==> flow/design.v <==
module pwm
    #(parameter BITS = 16)
    (
        input clk,
        input [BITS - 1 : 0] dty,
        output pwm
    );
    reg rPwm = 0;
    reg [BITS - 1 : 0] rDuty = 0;
    wire pwmNext;
    wire [BITS - 1 : 0] dutyNext;
    always @(posedge clk)
    begin
        rPwm <= pwmNext;
        rDuty <= dutyNext;
    end
    assign dutyNext = rDuty + 1;
    assign pwmNext = rDuty < dty;
    assign pwm = rPwm;
endmodule
module sine_pwm
    #(parameter START = 0)
    (
        input clk,
        input [31:0] freq,
        output pwm_out
    );
    reg [31:0] clk_cnt = 0;
    reg [7:0] cnt = START;
    always@ (posedge(clk))
    begin
        clk_cnt = clk_cnt + 1;
        if (clk_cnt >= freq) begin
            clk_cnt = 0;
            cnt = cnt + 1;
            if (cnt == 29)
                cnt = 0;
        end
    end
    reg [7:0] sine_tbl [0:29];
    initial begin
        sine_tbl[0] = 128;
        sine_tbl[1] = 153;
        sine_tbl[2] = 177;
        sine_tbl[3] = 199;
        sine_tbl[4] = 217;
        sine_tbl[5] = 232;
        sine_tbl[6] = 242;
        sine_tbl[7] = 247;
        sine_tbl[8] = 247;
        sine_tbl[9] = 242;
        sine_tbl[10] = 232;
        sine_tbl[11] = 217;
        sine_tbl[12] = 199;
        sine_tbl[13] = 177;
        sine_tbl[14] = 153;
        sine_tbl[15] = 128;
        sine_tbl[16] = 103;
        sine_tbl[17] = 79;
        sine_tbl[18] = 57;
        sine_tbl[19] = 39;
        sine_tbl[20] = 24;
        sine_tbl[21] = 14;
        sine_tbl[22] = 9;
        sine_tbl[23] = 9;
        sine_tbl[24] = 14;
        sine_tbl[25] = 24;
        sine_tbl[26] = 39;
        sine_tbl[27] = 57;
        sine_tbl[28] = 79;
        sine_tbl[29] = 103;
    end
    wire [7:0] dty = sine_tbl[cnt];
    pwm #(8) pwm (
        .clk (clk),
        .dty (dty),
        .pwm (pwm_out)
    );
endmodule
Reports on sine_pwm --
What the tools print for sine_pwm, step after step. Lines are those of the file above, counted from 1. Operators: Yosys type, input widths -> output width; for muxes data width and select width s. Cell names lack the library's common part. The mark - stands for no value.
Inputs: top sine_pwm, clock input clk, library sky130hd, corner tt_025C_1v80

Word-level counts --
Counts by Yosys on the flattened word-level netlist (proc, flatten, opt, wreduce; memories kept). Register bits leave out memories and registers merged into their read ports (data or address); mux counts leave out enables and synchronous resets folded into registers. Print and check cells are left out. Cells with the same type and inputs are merged into one. Yosys's memory passes give these memory sizes; they may raise the number of words (mostly to a power of two), join words into wider ones and drop unused or constant bits.
Operators by class: equal/unequal tests 1, order comparisons 2, add/sub/neg operators 3
Operator list (count):
- $add 32x1->32 const B | 1
- $ge 32x32->1 | 1
- $add 8x1->8 const B | 2
- $eq 8x5->1 const B | 1
- $lt 8x8->1 | 1
Storage and ports: memory bits (read-only) 240, memories kept 1, output and inout bits 1, register bits after elaboration 49, elaborated cells 11, bits of input ports 33
Memory list:
- sine_tbl | depth 30, width 8, rd ports 1, wr ports 0, RTL line 40 | reg [7:0] sine_tbl [0:29];

Logic depth --
Longest topological path by Yosys (ltp), each cell counted once; first at word level (registers and memories cut), then after technology mapping (sequential cells cut; the memories' decode and read muxes count).
Logic depth: depth in word-level cells 2, ABC_AREA 0, mapped depth 13, depth with buffers taken out 12

After synthesis --
The flow's flattened synthesis, as Yosys stat reports it; memories are mapped. The netlist is that of the ABC_AREA named above (0 if unset); the other value can give another one.
Cells by type:
- dfxtp_1 | count 41, total area 820.787 um^2
- ha_1 | count 49, total area 613.088 um^2
- inv_1 | count 71, total area 266.506 um^2
- xnor2_1 | count 30, total area 262.752 um^2
- edfxtp_1 | count 8, total area 240.23 um^2
- a211oi_1 | count 25, total area 187.68 um^2
- xor2_1 | count 13, total area 113.859 um^2
- nand3_1 | count 18, total area 90.086 um^2
- a211oi_2 | count 7, total area 87.584 um^2
- nor4_2 | count 7, total area 87.584 um^2
- a21oi_1 | count 17, total area 85.082 um^2
- o21ai_0 | count 17, total area 85.082 um^2
- a21o_1 | count 9, total area 67.565 um^2
- nand2_1 | count 18, total area 67.565 um^2
- nand4_1 | count 10, total area 62.56 um^2
- nor2_1 | count 16, total area 60.058 um^2
- nor3_1 | count 11, total area 55.053 um^2
- and4_1 | count 6, total area 52.55 um^2
Not listed: further types 32, cells in them 73.
Mapped netlist: cell area after synthesis 3847.4 um^2, mapped flip-flops 49, sequential area 1061.0 um^2, buffer cells 21, standard cells after synthesis 446
The figures by module come from a second, unflattened synthesis with its own total; it is not the netlist above.
Second synthesis, totals: cells (unflattened synthesis) 418, area (unflattened synthesis) 3529.6 um^2
Each row is one instance without its submodules.
Modules:
- sine_pwm | cells 366, sequential area 880.8 um^2, area 3055.4 um^2, instances 1
- pwm (BITS=8) | cells 52, sequential area 180.2 um^2, area 474.2 um^2, instances 1

Path before layout --
Path of least setup slack by OpenSTA after synthesis, without wires, with an ideal clock, recovery checks aside; 20% of the period is set as input and as output delay. Where synthesis merged equal registers, the netlist keeps one of their names.
Path after synthesis: path kind reg2reg, from reg clk_cnt[0], to reg cnt[0], path slack 0.476 ns, library setup time 0.326 ns, path buffers 2, arrival time 3.118 ns, launch time at the first pin 0.000 ns, stages on the path 13, period 3.92 ns, data required time 3.594 ns, delay of the path 3.444 ns, period reached after synthesis 3.444 ns
"delay of the path" = arrival - input delay + setup time. "stages on the path": output pins that drive a net of the path, with the launching flip-flop's if there is one; two outputs of one cell count as two. "period reached after synthesis" = period - worst setup slack (recovery checks aside). The figure is calculated, with input and output delays left at 20% of the set period. Between the ends stands the longest chain of elaborated cells between them, by number of cells; it is not shown to be the way that was timed. Of several equally long chains one is given. A line is the first line of the expression or statement that the cell stems from. Yosys adds cells for indexed reads and writes and turns some case tables into memories.
On the way, after synthesis: cells stage by stage dfxtp_1 -> ha_1 -> clkbuf_1 -> nand2_2 -> nor4_2 -> xnor2_1 -> inv_1 -> ha_1 -> nand4_1 -> or2_2 -> a2111oi_4 -> buf_2 -> a21o_1, cells in the longest elaborated chain 2, elaborated cells between the ends (all ways) 2, source lines of those cells 2, classes of those cells add/sub: 1; compare: 1
Ends and longest elaborated chain, after synthesis:
- start, declared | RTL line 28 | reg [31:0] clk_cnt = 0;
- start, assigned | RTL line 32 | clk_cnt = clk_cnt + 1;
- start, assigned | RTL line 34 | clk_cnt = 0;
- $add 32x1->32 | RTL line 32
- $ge 32x32->1 | RTL line 33 | if (clk_cnt >= freq) begin
- end, assigned | RTL line 35 | cnt = cnt + 1;
- end, assigned | RTL line 37 | cnt = 0;
- end, declared | RTL line 29 | reg [7:0] cnt = START;

Path in the finished layout --
Path of least setup slack in the final report of stored run 2 (OpenROAD, finished layout, wires in). Where an end is a register, its clock arrival counts in the times.
Path after layout: path kind reg2reg, from reg clk_cnt[16], to reg cnt[1], stages on the path 11, path slack 1.74 ns, library setup time 0.32 ns, period 5.83 ns, launch time at the first pin 0.28 ns, arrival time 4.04 ns, data required time 5.79 ns, path buffers 0
Between the ends stands the longest chain of elaborated cells between them, by number of cells; it is not shown to be the way that was timed. Of several equally long chains one is given.
On the way, after layout: cells stage by stage dfxtp_1 -> and4_1 -> nand3_1 -> nor4_1 -> xnor2_1 -> inv_1 -> ha_1 -> nand4_1 -> or2_2 -> o2111ai_2 -> a21o_1, cells in the longest elaborated chain 2, elaborated cells between the ends (all ways) 2, source lines of those cells 2, classes of those cells add/sub: 1; compare: 1
Ends and longest elaborated chain, after layout:
- start, declared | RTL line 28 | reg [31:0] clk_cnt = 0;
- start, assigned | RTL line 32 | clk_cnt = clk_cnt + 1;
- start, assigned | RTL line 34 | clk_cnt = 0;
- $add 32x1->32 | RTL line 32
- $ge 32x32->1 | RTL line 33 | if (clk_cnt >= freq) begin
- end, assigned | RTL line 35 | cnt = cnt + 1;
- end, assigned | RTL line 37 | cnt = 0;
- end, declared | RTL line 29 | reg [7:0] cnt = START;

## Implementation results

Flow measurements of sine_pwm on sky130hd: 2 stored runs with different settings, listed in no order. Input and output delays are each 20% of the period that was set; the output load is 0.01 pF.
"clock period achieved": clock period set for the run, less the worst setup slack. It is reckoned from that one timing run; input and output delays stay at 20% of the period that was set.

[stored run 1] flow files
==> flow/run.sh <==
#!/bin/bash
# the make line also repeats the synthesis and layout settings of config.mk as NAME=value (left out here)
make -C /OpenROAD-flow-scripts/flow DESIGN_CONFIG=/design/flow/config.mk WORK_HOME=/design/flow/orfs CLKGATE_MAP_FILE= finish
==> flow/config.mk <==
export PLATFORM = sky130hd
export DESIGN_NAME = sine_pwm
export DESIGN_NICKNAME = sine_pwm
export VERILOG_FILES = /design/flow/design.v
export SDC_FILE = /design/flow/constraint.sdc
export NUM_CORES = 4
export LEC_CHECK = 0
export ABC_AREA = 0
export CAP_MARGIN = 0
export CORE_ASPECT_RATIO = 0.84
export CORE_MARGIN = 2
export CORE_UTILIZATION = 62
export GPL_TIMING_DRIVEN = 1
export MIN_ROUTING_LAYER = met2
export PLACE_DENSITY_LB_ADDON = 0.14
export SLEW_MARGIN = 25
export TNS_END_PERCENT = 75
==> flow/constraint.sdc <==
create_clock -name core_clock -period 2.57 [get_ports {clk}]
set_input_delay 0.5140 -clock core_clock [delete_from_list [all_inputs] [get_ports {clk}]]
set_output_delay 0.5140 -clock core_clock [all_outputs]
set_load 0.01 [all_outputs]

[stored run 1] result: no final report: routing broke off with GRT-0232

[stored run 2] flow files
==> flow/run.sh <==
#!/bin/bash
# the make line also repeats the synthesis and layout settings of config.mk as NAME=value (left out here)
make -C /OpenROAD-flow-scripts/flow DESIGN_CONFIG=/design/flow/config.mk WORK_HOME=/design/flow/orfs CLKGATE_MAP_FILE= finish
==> flow/config.mk <==
export PLATFORM = sky130hd
export DESIGN_NAME = sine_pwm
export DESIGN_NICKNAME = sine_pwm
export VERILOG_FILES = /design/flow/design.v
export SDC_FILE = /design/flow/constraint.sdc
export NUM_CORES = 4
export LEC_CHECK = 0
export CAP_MARGIN = 20
export CORE_MARGIN = 9
export CORE_UTILIZATION = 33
export PLACE_DENSITY_LB_ADDON = 0.26
export SLEW_MARGIN = 20
==> flow/constraint.sdc <==
create_clock -name core_clock -period 5.83 [get_ports {clk}]
set_input_delay 1.1660 -clock core_clock [delete_from_list [all_inputs] [get_ports {clk}]]
set_output_delay 1.1660 -clock core_clock [all_outputs]
set_load 0.01 [all_outputs]

[stored run 2] result: netlist area reported by Yosys 3847.4 um^2; clock period achieved 4.086 ns; standard-cell area of the final layout 4430.5 um^2; utilization after layout 38.8 %; worst setup slack after layout 1.744 ns; total negative setup slack 0.000 ns; area inside the die boundary 15869.7 um^2
