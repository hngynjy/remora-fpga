==> flow/design.v <==
module rcservo
    #(
        parameter servo_freq = 480000,  
        parameter servo_center = 72000,  
        parameter servo_scale = 64
    )
    (
        input clk,
        input signed [31:0] jointFreqCmd,
        output signed [31:0] jointFeedback,
        output PWM
    );
    reg [31:0] jointCounter = 32'd0;
    reg [31:0] jointFreqCmdAbs = 32'd0;
    reg signed [31:0] jointFeedbackMem = 32'd0;
    reg step = 0;
    assign jointFeedback = jointFeedbackMem;
    always @ (posedge clk) begin
        if (jointFreqCmd > 0) begin
            jointFreqCmdAbs = jointFreqCmd / 2;
        end else begin
            jointFreqCmdAbs = -jointFreqCmd / 2;
        end
        jointCounter <= jointCounter + 1;
        if (jointFreqCmd != 0) begin
            if (jointCounter >= jointFreqCmdAbs) begin
                step <= ~step;
                jointCounter <= 32'b0;
                if (step) begin
                    if (jointFreqCmd > 0) begin
                        jointFeedbackMem = jointFeedbackMem + 1;
                    end else begin
                        jointFeedbackMem = jointFeedbackMem - 1;
                    end
                end
            end
        end
    end
    reg pulse = 0;
    assign PWM = pulse;
    reg [31:0] counter = 0;
    always @ (posedge clk) begin
        counter = counter + 1;
        if (counter == servo_freq) begin
            pulse = 1;
            counter = 0;
        end else if (counter == servo_center + jointFeedbackMem / servo_scale) begin
            pulse = 0;
        end
    end
endmodule
# == Tool chain data of rcservo ==
# What the tools print for rcservo, step after step.
# Lines are those of the file above, counted from 1.
# Operators carry their Yosys type and port widths (W data, S select, Z words).
# Cell names lack the library's common part.
# A cell with - has no value.
# design
top,rcservo
clock_port,clk
lib,sky130hd
corner,tt_025C_1v80

# == After elaboration ==
# Yosys after proc, flatten, opt, wreduce and memory -nomap, before mapping. Enables and synchronous resets that opt folds into registers are not counted as muxes. Memory bits, and registers merged into a memory's read port (data or address), are not among the register bits. Print and check cells are not counted. Equal cells are merged and count once.
# word_totals
input_bits,33
ff_bits,98
out_inout_bits,33
# op_classes
bitwise,3
n_eq,2
compare,2
reduce_logical,3
n_addsub,8
n_mux,4
# ops
cell,n
$mux W32,4
$add A32 B1 Y32,2
$add A32 B1 Y32 const B,2
$gt A32 B1 Y1 const B,1
$eq A32 B19 Y1 const B,1
$add A32 B2 Y32 const B,1
$sub A32 B2 Y32 const B,1
$eq A32 B27 Y1,1
$ge A32 B32 Y1,1
$neg A32 Y32,1
$reduce_bool A32 Y1,1
$add A17 B26 Y27 const A,1
$reduce_and A3 Y1,1
$and A1 B1 Y1,2
$reduce_and A2 Y1,1
$not A1 Y1,1

# == Logic depth ==
# Longest topological path by Yosys (ltp), each cell counted once; first at word level (registers and memories cut), then after technology mapping (sequential cells cut; the memories' decode and read muxes count).
# logic_depth
word_depth,7
ABC_AREA,0
ltp_mapped,27
mapped_depth_nobuf,25

# == Netlist ==
# Yosys stat after the flow's synthesis: flattened, memories mapped to cells. It holds for the ABC_AREA given above (unset counts as 0); a run with the other value may have another netlist.
# The area totals of this step are shown rounded.
# mapped
buffers,51
ff_cells,98
area_um2,9500
stdcells,1145
# by_type
cell,n
dfxtp_1,65
edfxtp_1,33
ha_1,71
xnor2_1,88
a21oi_1,89
xor2_1,49
nor2_1,92
nand3_1,58
nand2_1,70
nand4_1,38
a21o_1,31
o21ai_0,41
and3_1,24
inv_1,40
nor3_1,29
a211oi_1,15
xnor3_1,5
clkbuf_1,26
# Other cell types: 73; their cells: 281.

# == Timing after synthesis ==
# Source: OpenSTA report_checks on the synthesized netlist (no wires, ideal clock, input and output delay 20% of the period each), path of least setup slack; recovery checks are left aside. Register names are those of the netlist, which keeps one name where synthesis merged equal registers.
# synth_path
path_kind,input to register
start,input jointFreqCmd[14]
end,register jointFeedbackMem[0]
arrival_time_ns,8.004
period_ns,15.0
n_path_buf,1
path_stages,22
path_slack_ns,6.604
delay_ns,5.396
launch_ns,3.000
period_less_setup_slack_ns,8.396
# "delay_ns" = arrival - input delay + setup time.
# "path_stages": output pins that drive a net of the path, with the launching flip-flop's if there is one; two outputs of one cell count as two.
# "period_less_setup_slack_ns" = period - worst setup slack (recovery checks aside). The figure is calculated, with input and output delays left at 20% of the set period.
# The rows between start and end are the longest chain of elaborated cells between them; the timing report does not say that the signal goes this way. Where chains are equally long, one stands for them.
# Each line given opens the expression or statement behind the cell; cells for indexed reads and writes are added by Yosys, which also makes memories of some case tables.
# The path ends at the enable pin of a flip-flop; only ways to that pin are counted.
# synth_via
path_cell_list,clkbuf_1 -> nor4_1 -> nand4_1 -> nor2_1 -> nand2_1 -> nor2_1 -> xor2_1 -> nor2_1 -> ha_1 -> ha_1 -> and3_1 -> o311ai_1 -> a211oi_2 -> nand3_1 -> o22ai_1 -> a21oi_1 -> xnor2_1 -> ha_1 -> nand4_1 -> or4_1 -> o221ai_1 -> and3_1
elab_chain_len,6
cone_cells,9
# synth_rtl
element,line_no,rtl
from (decl),9,"input signed [31:0] jointFreqCmd,"
$neg A32 Y32,22,jointFreqCmdAbs = -jointFreqCmd / 2;
$and A1 B1 Y1,-,
$add A32 B1 Y32,-,
$mux W32,19,if (jointFreqCmd > 0) begin
$ge A32 B32 Y1,26,if (jointCounter >= jointFreqCmdAbs) begin
$reduce_and A3 Y1,-,
to (assign),31,jointFeedbackMem = jointFeedbackMem + 1;
to (assign),33,jointFeedbackMem = jointFeedbackMem - 1;
to (decl),15,reg signed [31:0] jointFeedbackMem = 32'd0;

# == Path in the finished layout ==
# From the final timing report of job 1: the path of least setup slack in the routed layout; clock arrival at registers is part of the times.
# layout_path
path_kind,input to register
start,input jointFreqCmd[3]
end,register jointFeedbackMem[31]
arrival_time_ns,10.14
n_path_buf,2
path_slack_ns,4.77
path_stages,22
launch_ns,2.98
period_ns,14.9
# The rows between start and end are the longest chain of elaborated cells between them; the timing report does not say that the signal goes this way. Where chains are equally long, one stands for them.
# The path ends at the enable pin of a flip-flop; only ways to that pin are counted.
# layout_via
path_cell_list,clkdlybuf4s50_1 -> or4_1 -> nor2_2 -> nand2_1 -> nor2_1 -> xor2_1 -> nor2_1 -> ha_1 -> ha_1 -> and3_1 -> o311ai_1 -> a211oi_2 -> nand3_1 -> o22ai_1 -> a21oi_1 -> xnor2_1 -> ha_1 -> nand4_1 -> or4_1 -> o221ai_2 -> buf_4 -> and3_2
elab_chain_len,6
cone_cells,9
# layout_rtl
element,line_no,rtl
from (decl),9,"input signed [31:0] jointFreqCmd,"
$neg A32 Y32,22,jointFreqCmdAbs = -jointFreqCmd / 2;
$and A1 B1 Y1,-,
$add A32 B1 Y32,-,
$mux W32,19,if (jointFreqCmd > 0) begin
$ge A32 B32 Y1,26,if (jointCounter >= jointFreqCmdAbs) begin
$reduce_and A3 Y1,-,
to (assign),31,jointFeedbackMem = jointFeedbackMem + 1;
to (assign),33,jointFeedbackMem = jointFeedbackMem - 1;
to (decl),15,reg signed [31:0] jointFeedbackMem = 32'd0;

# Measured data: module rcservo, platform sky130hd, 2 stored runs of the flow under differing settings, order arbitrary. Input and output delays are each 20% of the period that was set; the output load is 0.01 pF.
# By "achievedPeriod_ns" is meant the clock period of the run minus its worst setup slack. This is arithmetic on one report: input and output delays are still those of the set period (20% each).
# "worst_setup_path_time_ns" = time allowed to the worst setup path (clock period - input delay - output delay, where it has them) - its slack; a late launch clock adds to it, a late capture clock takes from it.
# "totalPower_uw": no workload was simulated; the value follows from the tool's default switching activity.
# The results are shown rounded.
# A setting shown as - is not set for that run.
setting or result,job 1,job 2
period_ns,14.9,11.0
CORE_UTILIZATION,16,17
SETUP_SLACK_MARGIN,4.19,0.82
PLACE_DENSITY_LB_ADDON,0.02,0.12
CELL_PAD_IN_SITES_GLOBAL_PLACEMENT,3,-
TNS_END_PERCENT,70,55
CTS_CLUSTER_SIZE,98,-
CTS_CLUSTER_DIAMETER,282,24
CAP_MARGIN,20,20
CORE_MARGIN,2,8
SLEW_MARGIN,20,20
CORE_ASPECT_RATIO,-,1.43
GPL_ROUTABILITY_DRIVEN,-,1
yosys_chip_area_um2,9500,9500
layout_stdcell_area_um2,11000,11000
finish.utilization_frac,0.19,0.2
worst_hold_slack_ns,0.46,0.47
setup_tns_ns,0.000,0.000
achievedPeriod_ns,10.134,8.874
worst_setup_path_time_ns,7.15,6.67
worst_path_kind,input to register,input to register
fin_ws_ns,4.8,2.1
totalPower_uw,640,860
die_um2,61000,64000
