==> flow/design.v <==
module spi_slave
    #(parameter BUFFER_SIZE=64, parameter MSGID=32'h74697277, parameter TIMEOUT=4800000)
    (
        input clk,
        input SPI_SCK,
        input SPI_SSEL,
        input SPI_MOSI,
        input [BUFFER_SIZE-1:0] tx_data,
        output [BUFFER_SIZE-1:0] rx_data,
        output SPI_MISO,
        output pkg_timeout
    );
    reg [31:0] timeout_counter = 0;
    reg[2:0] SCKr;  always @(posedge clk) SCKr <= {SCKr[1:0], SPI_SCK};
    wire SCK_risingedge = (SCKr[2:1]==2'b01);   
    wire SCK_fallingedge = (SCKr[2:1]==2'b10);   
    reg[2:0] SSELr;  always @(posedge clk) SSELr <= {SSELr[1:0], SPI_SSEL};
    wire SSEL_active = ~SSELr[1];   
    wire SSEL_startmessage = (SSELr[2:1]==2'b10);   
    wire SSEL_endmessage = (SSELr[2:1]==2'b01);   
    reg[15:0] bitcnt;
    reg byte_received;   
    reg[BUFFER_SIZE-1:0] byte_data_received;
    reg[BUFFER_SIZE-1:0] byte_data_receive;
    reg[BUFFER_SIZE-1:0] byte_data_sent;
    reg timeout = 0;
    assign pkg_timeout = timeout;
    assign rx_data = byte_data_received;
    always @(posedge clk)
    begin
        if(~SSEL_active) begin
            bitcnt <= 16'd0;
        end else begin
            if(SCK_risingedge) begin
                bitcnt <= bitcnt + 16'd1;
                byte_data_receive <= {byte_data_receive[BUFFER_SIZE-2:0], SPI_MOSI};
            end
        end
    end
    always @(posedge clk) byte_received <= SSEL_active && SCK_risingedge && (bitcnt == BUFFER_SIZE);
    always @(posedge clk) begin
        if (SSEL_endmessage) begin
            if (byte_data_receive[BUFFER_SIZE-1:BUFFER_SIZE-32] == MSGID) begin
                byte_data_received <= byte_data_receive;
                timeout_counter = 0;
            end
        end
        if (timeout_counter < TIMEOUT) begin
            timeout_counter = timeout_counter + 1;
            timeout <= 0;
        end else begin
            timeout <= 1;
        end
    end
    always @(posedge clk)
    if(SSEL_active)
    begin
        if(SSEL_startmessage) begin
            byte_data_sent = tx_data;
        end else begin
            if(SCK_fallingedge) begin
                if(bitcnt==16'd0)
                  byte_data_sent <= 8'h00;   
                else
                  byte_data_sent <= {byte_data_sent[BUFFER_SIZE-2:0], 1'b0};
            end
        end
    end
    assign SPI_MISO = byte_data_sent[BUFFER_SIZE-1];   
endmodule
---- Tool chain data of spi_slave ----
The steps from the RTL of spi_slave to its reports follow in flow order.
Line numbers count from 1 in the design file above.
Library cell names are shortened.
A cell with - has no value.
set-up
  top ..................................... spi_slave
  clock ................................... clk
  cell library ............................ sky130hd
  library corner .......................... tt_025C_1v80

---- Word level ----
Yosys after proc, flatten, opt, wreduce and memory -nomap, before mapping. Memory bits, and registers merged into a memory's read port (data or address), are not among the register bits. Print and check cells are not counted. Equal cells are merged and count once.
cells by class
  $add $sub $neg .......................... 2
  order comparisons ....................... 1
  equal/unequal tests ..................... 5
  mux-type cells .......................... 7
  bitwise operators ....................... 1
  reduce/logical cells .................... 5
operators by type and width
  kind                                            number
  2-to-1 mux 64 bit                               3
  2-to-1 mux 32 bit                               3
  adder 32 x 1 -> 32 bit with constant B          1
  < comparator 32 x 23 -> 1 bit with constant B   1
  equality test 32 x 31 -> 1 bit with constant B  1
  adder 16 x 1 -> 16 bit with constant B          1
  logical NOT 16 bit                              1
  AND reduction 2 bit                             3
  equality test 2 x 1 -> 1 bit with constant B    2
  equality test 2 bit with constant B             2
  nonzero test 2 bit                              1
  NOT 1 bit                                       1
  2-to-1 mux 1 bit                                1
bit counts
  bits in registers ....................... 247
  input port bits ......................... 68
  output and inout bits ................... 66
  elaborated cells ........................ 29

---- Logic depth ----
Yosys ltp: most cells in a row. Word level: on the elaborated netlist, between registers, memories and ports. Mapped: between sequential cells and ports; inverters and the memories' decode and read muxes count.
logic depth
  depth after elaboration ................. 5
  ABC_AREA ................................ 1
  depth in mapped cells ................... 20
  gate-level depth less buffers ........... 18

---- Netlist ----
Source: synth_stat.txt of the flow (Yosys; design flattened, memories mapped). It holds for the ABC_AREA given above (unset counts as 0); a run with the other value may have another netlist.
The area totals of this step are shown rounded.
mapped netlist
  mapped cells ............................ 879
  mapped area ............................. 9799 um^2
  sequential area ......................... 6867 um^2
  mapped flip-flops ....................... 247
  buffers ................................. 38
cell types
  type      number  total area (um^2)
  edfxtp_1  192     5765.53
  dfxtp_1   55      1.1E+03
  nand3_1   174     870.835
  nand2_1   202     758.227
  inv_1     72      270.259
  nor2_1    54      202.694
  nand4_1   19      118.864
  xor2_1    11      96.342
  clkbuf_1  25      93.84
  a21oi_1   12      60.058
  nor3_1    9       45.043
  o21ai_0   8       40.038
  ha_1      3       37.536
  buf_6     3       33.782
  nand2_4   3       33.782
  o41ai_2   2       32.531
  buf_4     4       30.029
  nor2_8    1       20.019
Not listed: further types 17, cells in them 30.

---- Worst setup path after synthesis ----
OpenSTA on the mapped netlist: ideal clock, no wires. The path of least setup slack (recovery checks aside). Input and output delay are each 20% of the period. Register names are those of the netlist, which keeps one name where synthesis merged equal registers.
timing post-synthesis
  kind .................................... reg2reg
  start ................................... reg byte_data_receive[43]
  end ..................................... reg byte_data_received[0]
  period .................................. 6.39 ns
  setup time .............................. 0.667 ns
  time at the first pin ................... 0.000 ns
  data arrival time ....................... 7.301 ns
  slack ................................... -1.577 ns
  path delay .............................. 7.968 ns
  driving pins on the path ................ 5
  path buffers ............................ 0
  synthesis period reached ................ 7.967 ns
"path delay" is the arrival time less input delay plus setup time.
"driving pins on the path": output pins that drive a net of the path, with the launching flip-flop's if there is one; two outputs of one cell count as two.
"synthesis period reached" is the clock period less the worst setup slack; recovery checks do not enter. This is arithmetic on one report: input and output delays are still those of the set period (20% each).
The rows between start and end are the longest chain of elaborated cells between them; the timing report does not say that the signal goes this way. Where chains are equally long, one stands for them.
Each line given opens the expression or statement behind the cell; cells for indexed reads and writes are added by Yosys, which also makes memories of some case tables.
on the way, post-synthesis
  path through ............................ edfxtp_1 nor2_1 nand3_1 nand3b_1 nor4b_1
  length of the longest elaborated chain .. 2
  elaborated cells between the ends (all ways) .. 2
  source lines of those cells ............. 1
  classes of those cells .................. 1 x eq/ne; 1 x reduce/logical
ends and longest elaborated chain, post-synthesis
  element                         line  text
  start, declared                 24    reg[BUFFER_SIZE-1:0] byte_data_receive;
  start, assigned                 36    byte_data_receive <= {byte_data_receive[BUFFER_SIZE-2:0], SPI_MOSI};
  equality test 32 x 31 -> 1 bit  43    if (byte_data_receive[BUFFER_SIZE-1:BUFFER_SIZE-32] == MSGID) begin
  AND reduction 2 bit             -
  end, assigned                   44    byte_data_received <= byte_data_receive;
  end, declared                   23    reg[BUFFER_SIZE-1:0] byte_data_received;

---- Timing after layout ----
Path of least setup slack in the final report of run B (OpenROAD, finished layout, wires in). Where an end is a register, its clock arrival counts in the times.
timing after layout
  kind .................................... reg2out
  start ................................... reg byte_data_received[37]
  end ..................................... out rx_data[37]
  period .................................. 8.86 ns
  output delay ............................ 1.77 ns
  time at the first pin ................... 0.56 ns
  data arrival time ....................... 1.47 ns
  slack ................................... 5.62 ns
  driving pins on the path ................ 2
  path buffers ............................ 1
on the way, after layout
  path through ............................ edfxtp_1 clkdlybuf4s50_1
  length of the longest elaborated chain .. 0
  elaborated cells between the ends (all ways) .. 0
  source lines of those cells ............. 0
ends and longest elaborated chain, after layout
  element          line  text
  start, declared  23    reg[BUFFER_SIZE-1:0] byte_data_received;
  start, assigned  44    byte_data_received <= byte_data_receive;
  end, declared    9     output [BUFFER_SIZE-1:0] rx_data,

Flow measurements of spi_slave on sky130hd: 2 stored runs with different settings, listed in no order. Input and output delays are each 20% of the period that was set; the output load is 0.01 pF.
"period achieved" means the clock period less the worst setup slack. The figure is calculated, with input and output delays left at 20% of the set period.
"time used up by the worst setup path" is the time allowed to the run's worst setup path (the clock period less input and output delay, where it has them) less its slack. Clock arrival times count: a late capture clock shortens it, a late launch clock lengthens it.
"total power of the final layout": no workload was simulated; the value follows from the tool's default switching activity.
Results are given in rounded form.

======== run A ========
==> flow/run.sh <==
#!/bin/bash
# the make line also repeats the synthesis and layout settings of config.mk as NAME=value (left out here)
make -C /OpenROAD-flow-scripts/flow DESIGN_CONFIG=/design/flow/config.mk WORK_HOME=/design/flow/orfs CLKGATE_MAP_FILE= finish
==> flow/config.mk <==
export PLATFORM = sky130hd
export DESIGN_NAME = spi_slave
export DESIGN_NICKNAME = spi_slave
export VERILOG_FILES = /design/flow/design.v
export SDC_FILE = /design/flow/constraint.sdc
export NUM_CORES = 4
export LEC_CHECK = 0
export ABC_AREA = 0
export CAP_MARGIN = 20
export CORE_MARGIN = 3
export CORE_UTILIZATION = 72
export CTS_CLUSTER_SIZE = 16
export GPL_ROUTABILITY_DRIVEN = 0
export GPL_TIMING_DRIVEN = 0
export MIN_ROUTING_LAYER = met2
export PLACE_DENSITY_LB_ADDON = 0.12
export SETUP_SLACK_MARGIN = 0.5
export SLEW_MARGIN = 0
==> flow/constraint.sdc <==
create_clock -name core_clock -period 5.06 [get_ports {clk}]
set_input_delay 1.0120 -clock core_clock [delete_from_list [all_inputs] [get_ports {clk}]]
set_output_delay 1.0120 -clock core_clock [all_outputs]
set_load 0.01 [all_outputs]

-------- run A --------
  did not finish, routing stopped with DPL-0033

======== run B ========
==> flow/run.sh <==
#!/bin/bash
# the make line also repeats the synthesis and layout settings of config.mk as NAME=value (left out here)
make -C /OpenROAD-flow-scripts/flow DESIGN_CONFIG=/design/flow/config.mk WORK_HOME=/design/flow/orfs CLKGATE_MAP_FILE= finish
==> flow/config.mk <==
export PLATFORM = sky130hd
export DESIGN_NAME = spi_slave
export DESIGN_NICKNAME = spi_slave
export VERILOG_FILES = /design/flow/design.v
export SDC_FILE = /design/flow/constraint.sdc
export NUM_CORES = 4
export LEC_CHECK = 0
export ABC_AREA = 1
export CAP_MARGIN = 20
export CELL_PAD_IN_SITES_DETAIL_PLACEMENT = 0
export CORE_MARGIN = 2
export CORE_UTILIZATION = 51
export CTS_CLUSTER_DIAMETER = 27
export PLACE_DENSITY_LB_ADDON = 0.14
export SETUP_SLACK_MARGIN = 1.84
export SLEW_MARGIN = 20
==> flow/constraint.sdc <==
create_clock -name core_clock -period 8.86 [get_ports {clk}]
set_input_delay 1.7720 -clock core_clock [delete_from_list [all_inputs] [get_ports {clk}]]
set_output_delay 1.7720 -clock core_clock [all_outputs]
set_load 0.01 [all_outputs]

-------- measured, run B --------
  period achieved ......................... 3.242 ns
  final worst hold slack .................. 0.337 ns
  time used up by the worst setup path .... 1.47 ns
  type of the worst setup path ............ reg2out
  standard-cell area of the final layout .. 13160 um^2
  setup slack of the worst path ........... 5.618 ns
  post-route utilization .................. 70.1%
  die size ................................ 20340 um^2
  post-synthesis cell area ................ 9799 um^2
  sum of negative setup slack ............. 0.000 ns
  total power of the final layout ......... 3.364 mW
